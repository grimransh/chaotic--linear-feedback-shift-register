==> flow/design.v <==
module quadratic(clk, rst, out);
    input wire clk;
    input wire rst;
    output wire [15:0]out;
    reg signed [15:0] x; 
    wire signed [31:0] x_square;  
    wire signed [31:0] x_mult;
    wire signed [15:0] x_next;
    assign x_square = x * x;         
    assign x_mult = x_square <<< 1;  
    assign x_next = 16'sh7FFF - x_mult[30:15];   
    assign out = x_next;
    always @(posedge clk or posedge rst) begin
        if(rst) begin
            x <= 16'sh7EF0;       
        end
        else begin
            x <= x_next;
        end
    end
endmodule
# Reports on quadratic
# Tool output for the design above, in the order of the flow.
# Line numbers count from 1 in the design file above.
# Operators carry their Yosys type and port widths (W data, S select, Z words).
# Library cell names are shortened.
# A cell with n/a has no value.
[design] top="quadratic" clk_port="clk" cell_library="sky130hd" pvt_corner="tt_025C_1v80"

# Elaborated design
# Counts by Yosys on the flattened word-level netlist (proc, flatten, opt, wreduce; memories kept). Register bits leave out memories and registers merged into their read ports (data or address); mux counts leave out enables and synchronous resets folded into registers. Print and check cells are left out. Cells with the same type and inputs are merged into one.
[bits] inputBits=2 output_inout_bits=16 elab_cells=3 ff_bits=16
[op_classes] add_sub_neg=1 mul=1
[op_table] op="$mul A16 B16 Y30" n=1
[op_table] op="$sub A15 B16 Y16 const A" n=1

# Logic depth
# Longest topological path by Yosys (ltp), each cell counted once; first at word level (registers and memories cut), then after technology mapping (sequential cells cut; the memories' decode and read muxes count).
[logic_depth] ltp_word=2 abc_area=0 mapped_depth=25 mapped_depth_nobuf=22

# Mapped cells and area
# The flow's flattened synthesis, as Yosys stat reports it; memories are mapped. The netlist is that of the ABC_AREA named above (0 if unset); the other value can give another one.
# The area totals of this step are shown rounded.
[types] cell="fa_1" n=223 type_area_um2=4.46E+03
[types] cell="inv_1" n=310 type_area_um2=1.16E+03
[types] cell="ha_1" n=83 type_area_um2=1.04E+03
[types] cell="nand2_1" n=82 type_area_um2=307.795
[types] cell="dfstp_2" n=10 type_area_um2=262.752
[types] cell="xnor2_1" n=29 type_area_um2=253.994
[types] cell="and2_1" n=35 type_area_um2=218.96
[types] cell="nor2_1" n=44 type_area_um2=165.158
[types] cell="dfrtp_1" n=6 type_area_um2=150.144
[types] cell="a21oi_1" n=19 type_area_um2=95.091
[types] cell="clkbuf_1" n=20 type_area_um2=75.072
[types] cell="o21ai_0" n=12 type_area_um2=60.058
[types] cell="xor2_1" n=6 type_area_um2=52.55
[types] cell="nand4_1" n=7 type_area_um2=43.792
[types] cell="a21o_1" n=4 type_area_um2=30.029
[types] cell="nand2b_1" n=4 type_area_um2=25.024
[types] cell="nor3_1" n=4 type_area_um2=20.019
[types] cell="o21ai_1" n=4 type_area_um2=20.019
# Other cell types: 29; their cells: 39.
[synth_totals] ffs=16 stdcells=941 seqArea_um2=413 area_um2=8750 buffers=22

# Path before layout
# Source: OpenSTA report_checks on the synthesized netlist (no wires, ideal clock, input and output delay 20% of the period each), path of least setup slack; recovery checks are left aside. Register names are those of the netlist, which keeps one name where synthesis merged equal registers.
[synth_timing] kind="register to output" from="register x[4]" to="output out[15]" stages=19 output_delay_ns=1.532 slack_ns=-0.070 tclk_ns=7.66 path_delay_ns=6.198 n_path_buf=3 t_first_pin_ns=0.000 t_arrival_ns=6.198 required_ns=6.128 synth_period_reached_ns=7.73
# "path_delay_ns" = arrival - input delay + setup time.
# At an output port there is no setup time.
# "stages": output pins that drive a net of the path, with the launching flip-flop's if there is one; two outputs of one cell count as two.
# "synth_period_reached_ns" is the clock period less the worst setup slack; recovery checks do not enter. This is arithmetic on one report: input and output delays are still those of the set period (20% each).
# The rows between start and end are the longest chain of elaborated cells between them; the timing report does not say that the signal goes this way. Where chains are equally long, one stands for them.
# Each line given opens the expression or statement behind the cell; cells for indexed reads and writes are added by Yosys, which also makes memories of some case tables.
[synth_between] path_cell_list="dfstp_2 clkbuf_1 clkbuf_1 nand2_1 fa_1 fa_1 inv_1 fa_1 fa_1 fa_1 fa_1 ha_1 buf_2 nand4_1 or4_1 o211ai_2 and2_4 a41oi_2 xnor2_1" elab_chain_len=2 cells_between=2 lines_between=2 classes_between="add/sub (1); mul (1)"
[synth_lines] item="start, declared" line_no=5 rtl="reg signed [15:0] x;"
[synth_lines] item="start, assigned" line_no=15 rtl="x <= 16'sh7EF0;"
[synth_lines] item="start, assigned" line_no=18 rtl="x <= x_next;"
[synth_lines] item="$mul A16 B16 Y30" line_no=9 rtl="assign x_square = x * x;"
[synth_lines] item="$sub A15 B16 Y16" line_no=11 rtl="assign x_next = 16'sh7FFF - x_mult[30:15];"
[synth_lines] item="end, declared" line_no=4 rtl="output wire [15:0]out;"

# Worst path after layout
# Path of least setup slack in the final report of run A (OpenROAD, finished layout, wires in). Where an end is a register, its clock arrival counts in the times.
[layout_timing] kind="register to output" from="register x[5]" to="output out[15]" tclk_ns=4.86 t_first_pin_ns=0.26 n_path_buf=3 t_arrival_ns=6.25 slack_ns=-2.36 output_delay_ns=0.97 required_ns=3.89 stages=19
# The rows between start and end are the longest chain of elaborated cells between them; the timing report does not say that the signal goes this way. Where chains are equally long, one stands for them.
[layout_between] path_cell_list="dfstp_2 buf_12 buf_8 nand2_2 fa_1 fa_2 fa_1 fa_1 inv_1 fa_1 fa_1 ha_1 nand4_1 or4_4 o211ai_4 and2_4 a41oi_4 xnor2_2 buf_2" elab_chain_len=2 cells_between=2 lines_between=2 classes_between="add/sub (1); mul (1)"
[layout_lines] item="start, declared" line_no=5 rtl="reg signed [15:0] x;"
[layout_lines] item="start, assigned" line_no=15 rtl="x <= 16'sh7EF0;"
[layout_lines] item="start, assigned" line_no=18 rtl="x <= x_next;"
[layout_lines] item="$mul A16 B16 Y30" line_no=9 rtl="assign x_square = x * x;"
[layout_lines] item="$sub A15 B16 Y16" line_no=11 rtl="assign x_next = 16'sh7FFF - x_mult[30:15];"
[layout_lines] item="end, declared" line_no=4 rtl="output wire [15:0]out;"

# 2 stored runs of quadratic in the flow (synthesis by Yosys, layout by OpenROAD, sky130hd cells), in arbitrary order. Constraints: input delay and output delay 20% of the set period each, output load 0.01 pF.
# "timing.worst_path_ns" = time allowed to the worst setup path (clock period - input delay - output delay, where it has them) - its slack; a late launch clock adds to it, a late capture clock takes from it.
# "power.total_uw": no workload was simulated; the value follows from the tool's default switching activity.
# The measured numbers are rounded.
run="run A" settings period_ns=4.86 CORE_UTILIZATION=35 PLACE_DENSITY_LB_ADDON=0.18 CORE_MARGIN=9 CELL_PAD_IN_SITES_GLOBAL_PLACEMENT=2 GPL_TIMING_DRIVEN=1 CTS_CLUSTER_SIZE=33 MAX_ROUTING_LAYER="met5" CAP_MARGIN=20 SLEW_MARGIN=20
run="run A" results timing.worst_path_ns=6.25 timing.worst_path_kind="register to output" power.total_uw=328 worstSetupSlack_ns=-2.36 final_stdcell_area_um2=12200 ys_area_um2=8750 setup_tns_ns=-48.8 design_die_area_um2=31000
run="run B" settings period_ns=4.94 CAP_MARGIN=20 CORE_MARGIN=2 CORE_UTILIZATION=40 SLEW_MARGIN=20
run="run B" results timing.worst_path_ns=6.20 timing.worst_path_kind="register to output" power.total_uw=327 worstSetupSlack_ns=-2.25 final_stdcell_area_um2=12000 ys_area_um2=8750 setup_tns_ns=-45.1 design_die_area_um2=23100
