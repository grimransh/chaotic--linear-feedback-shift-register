==> flow/design.v <==
module quadratic_Map ( input clk,reset,              
		input signed [15:0] x_in , r, 					 
        output reg signed [15:0] x_out
		);
	reg signed [15:0] xn;
	reg signed [31:0] xn_sq, r_ext, temp;
	always @(posedge clk) begin
		if(reset) begin
			x_out<=xn;
		end
		else begin
			xn_sq<= xn * xn;
			r_ext <= r <<<15;    
			temp <= r_ext * xn_sq;    
			xn <= (16'sh7FFF - (temp >>> 30));  
		end
		x_out <= xn;
	end
endmodule
# Reports on quadratic_Map
# What the tools print for quadratic_Map, step after step.
# Line numbers count from 1 in the design file above.
# Cell names lack the library's common part.
# Not given: n/a
[inputs]
design = "quadratic_Map"
clock = "clk"
lib = "sky130hd"
corner = "tt_025C_1v80"

# Word-level counts
# Counts by Yosys on the flattened word-level netlist (proc, flatten, opt, wreduce; memories kept). Register bits leave out memories and registers merged into their read ports (data or address); mux counts leave out enables and synchronous resets folded into registers. Print and check cells are left out. Cells with the same type and inputs are merged into one.
[bits]
register_bits = 112
[op_classes]
multipliers = 2
add_sub_neg = 1
[op_table]
columns = ["cell", "n"]
rows = [
  ["multiplier 16 x 16 -> 32 bit", 1],
  ["multiplier 16 x 32 -> 17 bit", 1],
  ["subtractor 16 x 2 -> 16 bit (first input constant)", 1],
]

# Logic depth
# Yosys ltp: most cells in a row. Word level: on the elaborated netlist, between registers, memories and ports. Mapped: between sequential cells and ports; inverters and the memories' decode and read muxes count.
[logic_depth]
ltp_word = 1
abc_area = 0
mapped_depth = 21
ltp_nobuf = 20

# Netlist
# The flow's flattened synthesis, as Yosys stat reports it; memories are mapped. The netlist is that of the ABC_AREA named above (0 if unset); the other value can give another one.
[synth_totals]
mapped_area_um2 = 4080.2
ff_cells = 29
mapped_cells = 386
seq_area_um2 = 840.8
n_buf = 16
[by_type]
columns = ["type", "n"]
rows = [
  ["fa_1", 67],
  ["edfxtp_1", 26],
  ["ha_1", 57],
  ["inv_1", 119],
  ["xnor2_1", 22],
  ["and2_1", 24],
  ["buf_4", 13],
  ["nand2_1", 23],
  ["dfxtp_1", 3],
  ["xor2_1", 4],
  ["a21oi_1", 5],
  ["xnor3_1", 1],
  ["xnor2_2", 1],
  ["o22ai_1", 2],
  ["or2_2", 2],
  ["clkbuf_1", 3],
  ["nor2_1", 3],
  ["nand3_1", 2],
]
# Not listed: further types 8, cells in them 9.

# Worst setup path after synthesis
# Source: OpenSTA report_checks on the synthesized netlist (no wires, ideal clock, input and output delay 20% of the period each), path of least setup slack; recovery checks are left aside. Register names are those of the netlist, which keeps one name where synthesis merged equal registers.
[synth_path]
path_kind = "reg-to-reg"
start = "register xn_sq[14]"
end = "register temp[31]"
clock_period_ns = 6.14
path_stages = 18
path_delay_ns = 5.594
slack_ns = 0.546
t_arrival_ns = 5.335
launch_ns = 0.000
t_required_ns = 5.881
period_less_setup_slack_ns = 5.594
# "path_delay_ns" is the arrival time less input delay plus setup time.
# "path_stages": output pins that drive a net of the path, with the launching flip-flop's if there is one; two outputs of one cell count as two.
# "period_less_setup_slack_ns" is the clock period less the worst setup slack; recovery checks do not enter. This is arithmetic on one report: input and output delays are still those of the set period (20% each).
# The rows between start and end are the longest chain of elaborated cells between them; the timing report does not say that the signal goes this way. Where chains are equally long, one stands for them.
# Each line given opens the expression or statement behind the cell; cells for indexed reads and writes are added by Yosys, which also makes memories of some case tables.
[synth_between]
path_cell_list = "edfxtp_1 > clkbuf_1 > nand2_1 > fa_1 > fa_1 > fa_1 > inv_1 > fa_1 > fa_1 > inv_1 > fa_1 > inv_1 > ha_1 > a21o_1 > a211oi_1 > a21oi_1 > a21oi_1 > xnor2_1"
elab_chain_len = 1
cells_between = 1
classes_between = "mul: 1"
[synth_lines]
columns = ["element", "line_no", "source"]
rows = [
  ["from (decl)", 6, "reg signed [31:0] xn_sq, r_ext, temp;"],
  ["from (assign)", 12, "xn_sq<= xn * xn;"],
  ["multiplier 16 x 32 -> 17 bit", 14, "temp <= r_ext * xn_sq;"],
  ["to (assign)", 14, ""],
  ["to (decl)", 6, ""],
]

# Timing after layout
# Path of least setup slack in the final report of run 1 (OpenROAD, finished layout, wires in). Where an end is a register, its clock arrival counts in the times.
[layout_path]
path_kind = "reg-to-reg"
start = "register xn_sq[14]"
end = "register temp[31]"
t_arrival_ns = 6.06
path_stages = 18
slack_ns = 4.06
clock_period_ns = 10.1
launch_ns = 0.27
t_required_ns = 10.12
# The rows between start and end are the longest chain of elaborated cells between them; the timing report does not say that the signal goes this way. Where chains are equally long, one stands for them.
[layout_between]
path_cell_list = "edfxtp_1 > nand2_1 > fa_1 > fa_1 > inv_1 > fa_1 > fa_1 > fa_1 > inv_1 > fa_1 > inv_1 > ha_1 > nand3_1 > a21oi_1 > o41ai_1 > a21oi_1 > a21oi_1 > xnor2_1"
elab_chain_len = 1
cells_between = 1
classes_between = "mul: 1"
[layout_lines]
columns = ["element", "line_no", "source"]
rows = [
  ["from (decl)", 6, "reg signed [31:0] xn_sq, r_ext, temp;"],
  ["from (assign)", 12, "xn_sq<= xn * xn;"],
  ["multiplier 16 x 32 -> 17 bit", 14, "temp <= r_ext * xn_sq;"],
  ["to (assign)", 14, ""],
  ["to (decl)", 6, ""],
]

# Measured data: module quadratic_Map, platform sky130hd, 2 stored runs of the flow under differing settings, order arbitrary. Input and output delays are each 20% of the period that was set; the output load is 0.01 pF.
# "timing.achieved_period_ns" means the clock period less the worst setup slack. The figure is calculated, with input and output delays left at 20% of the set period.
# "timing.worst_path_ns": the worst setup path's part of the clock period (all of it between registers, 20% less for each end at a port) less its slack. A launch clock that arrives late makes it longer, a capture clock that arrives late makes it shorter.

[[run]]
name = "run 1"
[run.settings]
period_ns = 10.1
CORE_UTILIZATION = 60
SETUP_SLACK_MARGIN = -0.02
PLACE_DENSITY_LB_ADDON = 0.16
HOLD_SLACK_MARGIN = 0.14
CORE_ASPECT_RATIO = 1.54
CORE_MARGIN = 4
TNS_END_PERCENT = 25
SLEW_MARGIN = 0
CAP_MARGIN = 20
[run.results]
cell_area_final_um2 = 4515.6
utilization_frac = 0.677
final_setup_tns_ns = 0.000
die_footprint_um2 = 8214.4
timing.achieved_period_ns = 6.042
timing.worst_path_ns = 6.04
worst_path_kind = "reg-to-reg"
timing.setup.ws_ns = 4.058
hold_ws_ns = 0.375
yosys.chip_area_um2 = 4080.2

[[run]]
name = "run 2"
[run.settings]
period_ns = 5.79
CORE_UTILIZATION = 48
SETUP_SLACK_MARGIN = 1.48
PLACE_DENSITY_LB_ADDON = 0.29
CELL_PAD_IN_SITES_GLOBAL_PLACEMENT = 1
CELL_PAD_IN_SITES_DETAIL_PLACEMENT = 0
ABC_AREA = 0
GPL_TIMING_DRIVEN = 0
MIN_ROUTING_LAYER = "met2"
CAP_MARGIN = 20
CORE_MARGIN = 2
SLEW_MARGIN = 20
[run.results]
yosys.chip_area_um2 = 4080.2
timing.worst_path_ns = 5.35
worst_path_kind = "reg-to-reg"
final_setup_tns_ns = 0.000
utilization_frac = 0.607
timing.setup.ws_ns = 0.444
cell_area_final_um2 = 4984.8
hold_ws_ns = 0.393
die_footprint_um2 = 9253.5
timing.achieved_period_ns = 5.346
