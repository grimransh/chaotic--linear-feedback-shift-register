==> flow/design.v <==
module RandomNumberGenerator(clk, rst, Rout, Gout, Bout, Key_ready);
    input wire clk;
    input wire rst;
    output reg [7:0] Rout;
    output reg [7:0] Gout;
    output reg [7:0] Bout;
    output reg Key_ready;
    wire Rout_bit;
    wire Gout_bit;
    wire Bout_bit;
    reg[15:0] Rlfsr;
    reg[15:0] Glfsr;
    reg[15:0] Blfsr;
    reg [2:0] bit_count;
    wire Rfeedback_lfsr;
    wire Gfeedback_lfsr;
    wire Bfeedback_lfsr;
    wire Rout_lfsr;
    wire Gout_lfsr;
    wire Bout_lfsr;
    reg signed [15:0] x; 
    reg signed [31:0] x_square; 
    reg signed [31:0] x_mult;  
    reg signed [15:0] x_next;
    wire out_chaotic;
    assign Rfeedback_lfsr = Rlfsr[15] ^ Rlfsr[13] ^ Rlfsr[12] ^ Rlfsr[10]; 
    assign Gfeedback_lfsr = Glfsr[15] ^ Glfsr[13] ^ Glfsr[12] ^ Glfsr[10]; 
    assign Bfeedback_lfsr = Blfsr[15] ^ Blfsr[13] ^ Blfsr[12] ^ Blfsr[10]; 
    assign Rout_lfsr = Rlfsr[15];
    assign Gout_lfsr = Glfsr[15];
    assign Bout_lfsr = Blfsr[15];
    assign out_chaotic = x_next[15];
    assign Rout_bit = Rout_lfsr ^ out_chaotic;
    assign Gout_bit = Gout_lfsr ^ out_chaotic;
    assign Bout_bit = Bout_lfsr ^ out_chaotic;
    always @(posedge clk or posedge rst) begin
        if (rst) begin
            Rlfsr <= 16'b0000000000000001;
            Glfsr <= 16'b0000000000000010;
            Blfsr <= 16'b0000000000000011;
            x <= 16'sh7EF0;                          
            Rout <= 8'b0;
            Gout <= 8'b0;
            Bout <= 8'b0;
            Key_ready <= 0;
            bit_count <=0;
            x_square <= 0;
            x_next <= 0;
            x_mult <= 0;
        end
        else begin
            Rlfsr <= {Rlfsr[14:0], Rfeedback_lfsr};
            Glfsr <= {Glfsr[14:0], Gfeedback_lfsr};
            Blfsr <= {Blfsr[14:0], Bfeedback_lfsr};
            Rout <= {Rout[6:0], Rout_bit};
            Gout <= {Gout[6:0], Gout_bit};
            Bout <= {Bout[6:0], Bout_bit};
            if (bit_count == 3'd7) begin
                Key_ready <= 1;   
                bit_count <= 0;
            end 
            else begin
                Key_ready <= 0;
                bit_count <= bit_count + 1;
            end
            x_square <= x * x;                        
            x_mult <= x_square <<< 1;                 
            x_next <= 16'sh7FFF - x_mult[30:15];      
            x <= x_next;
        end
    end
endmodule
### Tool chain data of RandomNumberGenerator

What the tools print for RandomNumberGenerator, step after step.
Line numbers count from 1 in the design file above.
The mark - stands for no value.

| set-up | value |
|---|---|
| top module | RandomNumberGenerator |
| clock input | clk |
| cell library | sky130hd |
| corner | tt_025C_1v80 |

### Word-level counts

Yosys after proc, flatten, opt, wreduce and memory -nomap, before mapping. Enables and synchronous resets that opt folds into registers are not counted as muxes. Memory bits, and registers merged into a memory's read port (data or address), are not among the register bits. Print and check cells are not counted. Equal cells are merged and count once.

| cells by class | value |
|---|---|
| bitwise gates (word level) | 12 |
| $mul | 1 |
| mux-type cells | 2 |
| equal/unequal tests | 1 |
| $add $sub $neg | 2 |

Operators with widths:

| cell | count |
|---|---|
| multiplier 16 x 16 -> 30 bit | 1 |
| subtractor 15 x 16 -> 16 bit (first input constant) | 1 |
| bitwise XOR 1 bit | 12 |
| adder 3 x 1 -> 3 bit (second input constant) | 1 |
| == test 3 bit (second input constant) | 1 |
| two-way mux 3 bit | 1 |
| two-way mux 1 bit | 1 |

| word-level totals | value |
|---|---|
| bits in registers | 168 |
| output and inout port bits | 25 |

### Depth

Depth = most cells in a row (Yosys ltp): at word level without a register or memory, in the mapped netlist without a sequential cell, where the memories' decode and read muxes count.

| logic depth | value |
|---|---|
| depth after elaboration | 3 |
| ABC_AREA | 0 |
| mapped depth | 25 |
| depth with buffers taken out | 23 |

### Synthesis result

Source: synth_stat.txt of the flow (Yosys; design flattened, memories mapped). It holds for the ABC_AREA given above (unset counts as 0); a run with the other value may have another netlist.
The area totals of this step are shown rounded.

Cell types:

| type | count | total area (um2) |
|---|---|---|
| sky130_fd_sc_hd__fa_1 | 222 | 4.44E+03 |
| sky130_fd_sc_hd__dfrtp_1 | 126 | 3.15E+03 |
| sky130_fd_sc_hd__inv_1 | 339 | 1272.47 |
| sky130_fd_sc_hd__ha_1 | 86 | 1.08E+03 |
| sky130_fd_sc_hd__dfstp_2 | 14 | 367.853 |
| sky130_fd_sc_hd__nand2_1 | 82 | 307.795 |
| sky130_fd_sc_hd__xnor2_1 | 31 | 271.51 |
| sky130_fd_sc_hd__and2_1 | 34 | 212.704 |
| sky130_fd_sc_hd__xor2_1 | 18 | 157.651 |
| sky130_fd_sc_hd__nor2_1 | 35 | 131.376 |
| sky130_fd_sc_hd__a21oi_1 | 25 | 125.12 |
| sky130_fd_sc_hd__clkbuf_1 | 22 | 82.579 |
| sky130_fd_sc_hd__a21o_1 | 6 | 45.043 |
| sky130_fd_sc_hd__nand4_1 | 5 | 31.28 |
| sky130_fd_sc_hd__nand3_1 | 6 | 30.029 |
| sky130_fd_sc_hd__o21a_1 | 4 | 30.029 |
| sky130_fd_sc_hd__a2111oi_4 | 1 | 27.526 |
| sky130_fd_sc_hd__a211oi_2 | 2 | 25.024 |

Not listed: further types 29, cells in them 48.

| synthesis totals | value |
|---|---|
| cell count | 1106 |
| flip-flop cells | 140 |
| mapped area | 12130 um2 |
| area of sequential cells | 3521 um2 |

### Path before layout

Path of least setup slack by OpenSTA after synthesis, without wires, with an ideal clock, recovery checks aside; 20% of the period is set as input and as output delay. Where synthesis merged equal registers, the netlist keeps one of their names.

| timing path post-synthesis | value |
|---|---|
| path type | reg-to-reg |
| start | reg x[4] |
| end | reg x_square[24] |
| period | 10600 ps |
| library setup time | 143 ps |
| data arrival time | 5761 ps |
| buffers on the path | 3 |
| path delay | 5904 ps |
| path slack | 4696 ps |
| time at the first pin | 0 ps |
| driving pins on the path | 22 |
| synthesis period reached | 5904 ps |

"path delay" is the arrival time less input delay plus setup time.
"driving pins on the path" counts driving pins, that of a launching flip-flop among them; a cell with two outputs on the path counts twice.
"synthesis period reached" = period - worst setup slack (recovery checks aside). The figure is calculated, with input and output delays left at 20% of the set period.
The rows between start and end are the longest chain of elaborated cells between them; the timing report does not say that the signal goes this way. Where chains are equally long, one stands for them.
A line is the first line of the expression or statement that the cell stems from. Yosys adds cells for indexed reads and writes and turns some case tables into memories.

| on the way, post-synthesis | value |
|---|---|
| cell sequence | sky130_fd_sc_hd__dfstp_2 sky130_fd_sc_hd__clkbuf_1 sky130_fd_sc_hd__clkbuf_1 sky130_fd_sc_hd__nand2_1 sky130_fd_sc_hd__fa_1 sky130_fd_sc_hd__fa_1 sky130_fd_sc_hd__inv_1 sky130_fd_sc_hd__fa_1 sky130_fd_sc_hd__inv_1 sky130_fd_sc_hd__fa_1 sky130_fd_sc_hd__fa_1 sky130_fd_sc_hd__fa_1 sky130_fd_sc_hd__inv_1 sky130_fd_sc_hd__ha_1 sky130_fd_sc_hd__clkbuf_1 sky130_fd_sc_hd__a21oi_1 sky130_fd_sc_hd__nand3b_1 sky130_fd_sc_hd__a21oi_1 sky130_fd_sc_hd__a211o_1 sky130_fd_sc_hd__a211oi_2 sky130_fd_sc_hd__mux2i_1 sky130_fd_sc_hd__a211oi_2 |
| length of the longest elaborated chain | 1 |
| elaborated cells between the ends (all ways) | 1 |
| source lines of those cells | 1 |
| those cells by class | mul: 1 |

RTL lines, path post-synthesis:

| item | line | text |
|---|---|---|
| start: declaration | 21 | `reg signed [15:0] x;` |
| start: assignment | 41 | `x <= 16'sh7EF0;` |
| start: assignment | 69 | `x <= x_next;` |
| multiplier 16 x 16 -> 30 bit | 66 | `x_square <= x * x;` |
| end: assignment | 47 | `x_square <= 0;` |
| end: assignment | 66 |  |

### Path in the finished layout

Path of least setup slack in the final report of run A (OpenROAD, finished layout, wires in). Where an end is a register, its clock arrival counts in the times.
The path's times are printed in steps of 10 ps; the period is the one set.

| timing path post-layout | value |
|---|---|
| path type | reg-to-reg |
| start | reg x[6] |
| end | reg x_square[27] |
| library setup time | 120 ps |
| time at the first pin | 420 ps |
| buffers on the path | 2 |
| period | 4730 ps |
| data arrival time | 6330 ps |
| path slack | -1300 ps |
| driving pins on the path | 20 |

The rows between start and end are the longest chain of elaborated cells between them; the timing report does not say that the signal goes this way. Where chains are equally long, one stands for them.

| on the way, post-layout | value |
|---|---|
| cell sequence | sky130_fd_sc_hd__dfstp_2 sky130_fd_sc_hd__buf_12 sky130_fd_sc_hd__buf_6 sky130_fd_sc_hd__nand2_2 sky130_fd_sc_hd__fa_1 sky130_fd_sc_hd__inv_1 sky130_fd_sc_hd__fa_2 sky130_fd_sc_hd__inv_4 sky130_fd_sc_hd__fa_1 sky130_fd_sc_hd__fa_1 sky130_fd_sc_hd__inv_2 sky130_fd_sc_hd__fa_1 sky130_fd_sc_hd__inv_2 sky130_fd_sc_hd__fa_1 sky130_fd_sc_hd__inv_2 sky130_fd_sc_hd__ha_4 sky130_fd_sc_hd__nand4_1 sky130_fd_sc_hd__o41ai_4 sky130_fd_sc_hd__a21oi_2 sky130_fd_sc_hd__xnor2_1 |
| length of the longest elaborated chain | 1 |
| elaborated cells between the ends (all ways) | 1 |
| source lines of those cells | 1 |
| those cells by class | mul: 1 |

RTL lines, path post-layout:

| item | line | text |
|---|---|---|
| start: declaration | 21 | `reg signed [15:0] x;` |
| start: assignment | 41 | `x <= 16'sh7EF0;` |
| start: assignment | 69 | `x <= x_next;` |
| multiplier 16 x 16 -> 30 bit | 66 | `x_square <= x * x;` |
| end: assignment | 47 | `x_square <= 0;` |
| end: assignment | 66 |  |

--- measured runs ---
Flow measurements of RandomNumberGenerator on sky130hd: 2 stored runs with different settings, listed in no order. Input and output delays are each 20% of the period that was set; the output load is 0.01 pF.
By "clock period achieved" is meant the clock period of the run minus its worst setup slack. This is arithmetic on one report: input and output delays are still those of the set period (20% each).
By "allowed time less slack (worst setup path)" is meant the share of the clock period that the worst setup path is allowed (20% is reserved at inputs, 20% at outputs), minus its slack. Clock arrival times at its registers enter into it.
By "total design power" is meant OpenSTA's value without simulated activity: inputs other than the clock are taken to toggle once in ten clock periods, and the tool carries that through the logic.
"allowed time less slack (worst setup path)" is known to 10 ps.
The measured numbers are rounded.
Among the settings, n/a means not set for that run.

| item | run A | run B |
|---|---|---|
| period_ns | 4.73 | 4.96 |
| CORE_UTILIZATION | 64 | 33 |
| SETUP_SLACK_MARGIN | 1.07 | n/a |
| PLACE_DENSITY_LB_ADDON | 0.26 | n/a |
| HOLD_SLACK_MARGIN | 0.18 | n/a |
| GPL_ROUTABILITY_DRIVEN | 0 | 0 |
| CTS_CLUSTER_SIZE | 83 | n/a |
| CTS_CLUSTER_DIAMETER | 84 | n/a |
| CAP_MARGIN | 20 | 20 |
| CORE_MARGIN | 2 | 2 |
| SLEW_MARGIN | 20 | 20 |
| PLACE_DENSITY | n/a | 0.76 |
| CORE_ASPECT_RATIO | n/a | 0.77 |
| CELL_PAD_IN_SITES_DETAIL_PLACEMENT | n/a | 1 |
| ABC_AREA | n/a | 0 |
| MIN_ROUTING_LAYER | n/a | met1 |
| MAX_ROUTING_LAYER | n/a | met5 |
| chip area in the Yosys report (um2) | 12130 | 12130 |
| total die area (um2) | 20060 | 38310 |
| area of the standard cells in the finished layout (um2) | 15830 | 15560 |
| utilization of the finished layout (%) | 84.9 | 43.0 |
| setup slack of the critical path (ps) | -1299 | -1832 |
| lowest hold slack (ps) | 347 | 346 |
| total design power (mW) | 2.594 | 2.443 |
| clock period achieved (ps) | 6029 | 6792 |
| allowed time less slack (worst setup path) (ps) | 6030 | 6790 |
| class of the worst setup path | reg-to-reg | reg-to-reg |
--- end ---
